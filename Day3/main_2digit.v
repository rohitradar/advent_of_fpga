==> flow/design.v <==
`timescale 1ns / 1ps
module main_2digit(
    input clk,rst,start,
    input [3:0]ip,
    output reg [59:0]ans,
    output reg finish
    );
    parameter [6:0]addr_max=100;
    reg [7:0]max=0;
    reg [3:0]bram[addr_max-1:0];
    reg [6:0]addr=0,index=0,index_max=addr_max-2;
    reg [3:0]state=0;
    initial
    begin
        ans=0;
        finish=1;
    end
    always @(posedge clk)
    begin
        if(rst)
        begin
            addr<=0;ans<=0;max<=0;
            index<=0;index_max<=addr_max-2;
            state<=0;
            finish<=1;
        end
        else 
        begin
            case(state)
            0:
            begin
                addr<=0;max<=0;
                index<=0;index_max<=addr_max-2;
                if(start)
                begin
                    finish<=0;
                    state<=1;
                end
                else finish<=1;
            end
            1:
            begin
                if(addr>=addr_max)
                begin
                    state<=2;
                    addr<=0;
                end
                else 
                begin
                    bram[addr]<=ip;
                    addr<=addr+1;
                end
            end
            2:
            begin
                if(addr<=index_max) 
                begin
                    if(bram[addr]>max[3:0])
                    begin
                        index<=addr;    
                        max[3:0]<=bram[addr];
                    end
                    addr<=addr+1;
                end
                else
                begin
                    addr<=index+1;
                    if(index_max>=99)
                    begin
                        state<=0;
                        ans<=ans+10*max[7:4]+max[3:0];
                    end
                    else 
                    begin
                        index_max<=index_max+1;       
                        max<=max<<4;
                    end
                end
            end
            endcase        
        end   
    end
endmodule
* Step by step through the tools: main_2digit
The steps from the RTL of main_2digit to its reports follow in flow order. Line numbers count from 1 in the design file above. Operators: Yosys type, input widths -> output width; for muxes data width and select width s. Library cell names are shortened. A cell with -- has no value.
Set-up: top module main_2digit, clock input clk, standard-cell library sky130hd, timing corner tt_025C_1v80

* Word level
Counts by Yosys on the flattened word-level netlist (proc, flatten, opt, wreduce; memories kept). Register bits leave out memories and registers merged into their read ports (data or address). Print and check cells are left out. Cells with the same type and inputs are merged into one. Yosys's memory passes give these memory sizes; they may raise the number of words (mostly to a power of two), join words into wider ones and drop unused or constant bits.
Cells by class: $add $sub $neg 5, multipliers 1, order comparisons 4, equal/unequal tests 11, muxes and demuxes 31, bitwise logic cells 1, reductions and logical operators 8
Operators by type and width (number):
- $mux 7 | 9
- $add 60x4->60 | 1
- $add 60x8->60 | 1
- $mux 4 | 12
- $pmux 7 s2 | 2
- $mul 3x4->7 const A | 1
- $add 7x1->7 const B | 3
- $pmux 7 s3 | 1
- $pmux 4 s2 | 2
- $ne 2x2->1 const B | 7
- $ge 7x7->1 const B | 2
- $reduce_and 3->1 | 4
- $pmux 4 s3 | 1
- $le 7x7->1 | 1
- $ne 3x3->1 const B | 2
- $reduce_and 5->1 | 1
- $eq 4x1->1 const B | 1
- $eq 4x2->1 const B | 1
- $gt 4x4->1 | 1
- $logic_not 4->1 | 1
- $mux 1 | 4
- $reduce_bool 3->1 | 1
- $reduce_bool 2->1 | 1
- $not 1->1 | 1
Storage and ports: bits in registers 94, memory bits (writable) 400, memories kept 1, output and inout bits 61, elaborated cells 70
Memory list:
- bram | words 100, bits a word 4, rd ports 1, wr ports 1, RTL line 10 | reg [3:0]bram[addr_max-1:0];

* Depth
Longest topological path by Yosys (ltp), each cell counted once; first at word level (registers and memories cut), then after technology mapping (sequential cells cut; the memories' decode and read muxes count).
Depth: depth after elaboration 4, ABC_AREA 0, mapped depth 17, depth with buffers taken out 14

* Synthesis result
Source: synth_stat.txt of the flow (Yosys; design flattened, memories mapped). It holds for the ABC_AREA given above (unset counts as 0); a run with the other value may have another netlist.
Synthesis totals: cell count 1654, synthesis area 21279.2 µm², sequential area 13853.3 µm², mapped flip-flops 492, buffer cells 106
Cells by type (number):
- edfxtp_1 | 400
- dfxtp_1 | 92
- nor2_1 | 177
- a221oi_1 | 59
- ha_1 | 36
- a21oi_1 | 88
- nand2_1 | 103
- mux2_2 | 33
- xnor2_1 | 34
- clkbuf_1 | 75
- mux2i_1 | 24
- nand3_1 | 48
- a221o_1 | 23
- mux4_2 | 10
- a22oi_1 | 29
- o21ai_0 | 43
- inv_1 | 42
- nor3_1 | 30
Other cell types: 59; their cells: 308.

* Path before layout
OpenSTA on the mapped netlist: ideal clock, no wires. The path of least setup slack (recovery checks aside). Input and output delay are each 20% of the period. Register names are those of the netlist, which keeps one name where synthesis merged equal registers.
Path after synthesis: path kind reg-to-reg, from register addr[1], to register max[2], clock period 3.88 ns, setup time 0.117 ns, launch time at the first pin 0.000 ns, data arrival time 3.654 ns, required time 3.763 ns, setup slack 0.109 ns, path delay 3.771 ns, driving pins on the path 15, path buffers 3, period reached after synthesis 3.771 ns
"path delay" is the arrival time less input delay plus setup time. "driving pins on the path" counts driving pins, that of a launching flip-flop among them; a cell with two outputs on the path counts twice. "period reached after synthesis" = period - worst setup slack (recovery checks aside). The figure is calculated, with input and output delays left at 20% of the set period. Between the ends stands the longest chain of elaborated cells between them, by number of cells; it is not shown to be the way that was timed. Of several equally long chains one is given. A line is the first line of the expression or statement that the cell stems from. Yosys adds cells for indexed reads and writes and turns some case tables into memories. The chain passes a memory read, where the word-level depth is cut; so it can be longer than that depth. A register here has more assigning lines than the two given.
Between the ends, after synthesis: cells stage by stage dfxtp_1 -> buf_2 -> buf_1 -> clkbuf_1 -> mux2i_1 -> o21ai_0 -> o31ai_1 -> o22ai_1 -> a2111oi_0 -> ha_1 -> nand4_1 -> nand3_1 -> nor2_1 -> nor3_1 -> a22o_1, cells in the longest elaborated chain 5, elaborated cells between the ends (all ways) 9, source lines of those cells 4
Ends and longest elaborated chain, after synthesis:
- start, declared | RTL line 11 | reg [6:0]addr=0,index=0,index_max=addr_max-2;
- start, assigned | RTL line 51 | addr<=addr+1;
- start, assigned | RTL line 63 | addr<=addr+1;
- $mem_v2 100x4 | RTL line 10 | reg [3:0]bram[addr_max-1:0];
- $gt 4x4->1 | RTL line 58 | if(bram[addr]>max[3:0])
- $mux 4 | RTL line 58
- $mux 4 | RTL line 56 | if(addr<=index_max)
- $pmux 4 s2 | RTL line 29 | case(state)
- end, assigned | RTL line 61 | max[3:0]<=bram[addr];
- end, assigned | RTL line 76 | max<=max<<4;
- end, declared | RTL line 9 | reg [7:0]max=0;

* Worst path after layout
Path of least setup slack in the final report of flow run A (OpenROAD, finished layout, wires in). Where an end is a register, its clock arrival counts in the times.
Path after layout: path kind reg-to-reg, from register addr[2], to register max[0], clock period 4.74 ns, setup time 0.06 ns, launch time at the first pin 0.61 ns, data arrival time 4.22 ns, required time 5.28 ns, setup slack 1.06 ns, driving pins on the path 16, path buffers 3
Between the ends stands the longest chain of elaborated cells between them, by number of cells; it is not shown to be the way that was timed. Of several equally long chains one is given. The chain passes a memory read, where the word-level depth is cut; so it can be longer than that depth. A register here has more assigning lines than the two given.
Between the ends, after layout: cells stage by stage dfxtp_4 -> buf_4 -> buf_6 -> mux2_2 -> a32oi_1 -> o211ai_1 -> o2111a_1 -> a31oi_2 -> nand3_2 -> ha_4 -> a21oi_1 -> o21ai_1 -> nand3_1 -> buf_4 -> or3_1 -> o2bb2ai_1, cells in the longest elaborated chain 5, elaborated cells between the ends (all ways) 9, source lines of those cells 4
Ends and longest elaborated chain, after layout:
- start, declared | RTL line 11 | reg [6:0]addr=0,index=0,index_max=addr_max-2;
- start, assigned | RTL line 51 | addr<=addr+1;
- start, assigned | RTL line 63 | addr<=addr+1;
- $mem_v2 100x4 | RTL line 10 | reg [3:0]bram[addr_max-1:0];
- $gt 4x4->1 | RTL line 58 | if(bram[addr]>max[3:0])
- $mux 4 | RTL line 58
- $mux 4 | RTL line 56 | if(addr<=index_max)
- $pmux 4 s2 | RTL line 29 | case(state)
- end, assigned | RTL line 61 | max[3:0]<=bram[addr];
- end, assigned | RTL line 76 | max<=max<<4;
- end, declared | RTL line 9 | reg [7:0]max=0;

Subject: main_2digit on sky130hd, stored results

Hello all,

Measured data: module main_2digit, platform sky130hd, 2 stored runs of the flow under differing settings, order arbitrary. Input and output delays are each 20% of the period that was set; the output load is 0.01 pF.
"period reached" = clock period - worst setup slack. The figure is calculated, with input and output delays left at 20% of the set period.
"time on the worst setup path" is the time allowed to the run's worst setup path (the clock period less input and output delay, where it has them) less its slack. Clock arrival times count: a late capture clock shortens it, a late launch clock lengthens it.
"power consumption": no workload was simulated; the value follows from the tool's default switching activity.

[flow run A] flow files
==> flow/run.sh <==
#!/bin/bash
# the make line also repeats the synthesis and layout settings of config.mk as NAME=value (left out here)
make -C /OpenROAD-flow-scripts/flow DESIGN_CONFIG=/design/flow/config.mk WORK_HOME=/design/flow/orfs CLKGATE_MAP_FILE= finish
==> flow/config.mk <==
export PLATFORM = sky130hd
export DESIGN_NAME = main_2digit
export DESIGN_NICKNAME = main_2digit
export VERILOG_FILES = /design/flow/design.v
export SDC_FILE = /design/flow/constraint.sdc
export NUM_CORES = 4
export LEC_CHECK = 0
export CAP_MARGIN = 20
export CORE_MARGIN = 2
export CORE_UTILIZATION = 40
export SETUP_SLACK_MARGIN = 1.04
export SLEW_MARGIN = 20
==> flow/constraint.sdc <==
create_clock -name core_clock -period 4.74 [get_ports {clk}]
set_input_delay 0.9480 -clock core_clock [delete_from_list [all_inputs] [get_ports {clk}]]
set_output_delay 0.9480 -clock core_clock [all_outputs]
set_load 0.01 [all_outputs]

[flow run A] result: time on the worst setup path 3.68 ns; worst path kind reg-to-reg; post-route utilization 48.3%; power consumption 0.00978 W; worst hold slack after layout 0.471 ns; area of the standard cells in the finished layout 25363.1 µm²; synthesis area 21279.2 µm²; setup slack of the critical path 1.061 ns; area inside the die boundary 55058.3 µm²; setup total negative slack 0.000 ns; period reached 3.679 ns

[flow run B] flow files
==> flow/run.sh <==
#!/bin/bash
# the make line also repeats the synthesis and layout settings of config.mk as NAME=value (left out here)
make -C /OpenROAD-flow-scripts/flow DESIGN_CONFIG=/design/flow/config.mk WORK_HOME=/design/flow/orfs CLKGATE_MAP_FILE= finish
==> flow/config.mk <==
export PLATFORM = sky130hd
export DESIGN_NAME = main_2digit
export DESIGN_NICKNAME = main_2digit
export VERILOG_FILES = /design/flow/design.v
export SDC_FILE = /design/flow/constraint.sdc
export NUM_CORES = 4
export LEC_CHECK = 0
export CAP_MARGIN = 10
export CELL_PAD_IN_SITES_GLOBAL_PLACEMENT = 2
export CORE_MARGIN = 2
export CORE_UTILIZATION = 20
export CTS_CLUSTER_DIAMETER = 225
export MAX_ROUTING_LAYER = met4
export MIN_ROUTING_LAYER = met2
export PLACE_DENSITY = 0.37
export SLEW_MARGIN = 35
==> flow/constraint.sdc <==
create_clock -name core_clock -period 8.12 [get_ports {clk}]
set_input_delay 1.6240 -clock core_clock [delete_from_list [all_inputs] [get_ports {clk}]]
set_output_delay 1.6240 -clock core_clock [all_outputs]
set_load 0.01 [all_outputs]

[flow run B] result: time on the worst setup path 6.22 ns; worst path kind reg-to-reg; post-route utilization 24.5%; power consumption 0.006126 W; worst hold slack after layout 0.485 ns; area of the standard cells in the finished layout 25878.6 µm²; synthesis area 21279.2 µm²; setup slack of the critical path 1.898 ns; area inside the die boundary 109022.0 µm²; setup total negative slack 0.000 ns; period reached 6.222 ns

Thanks
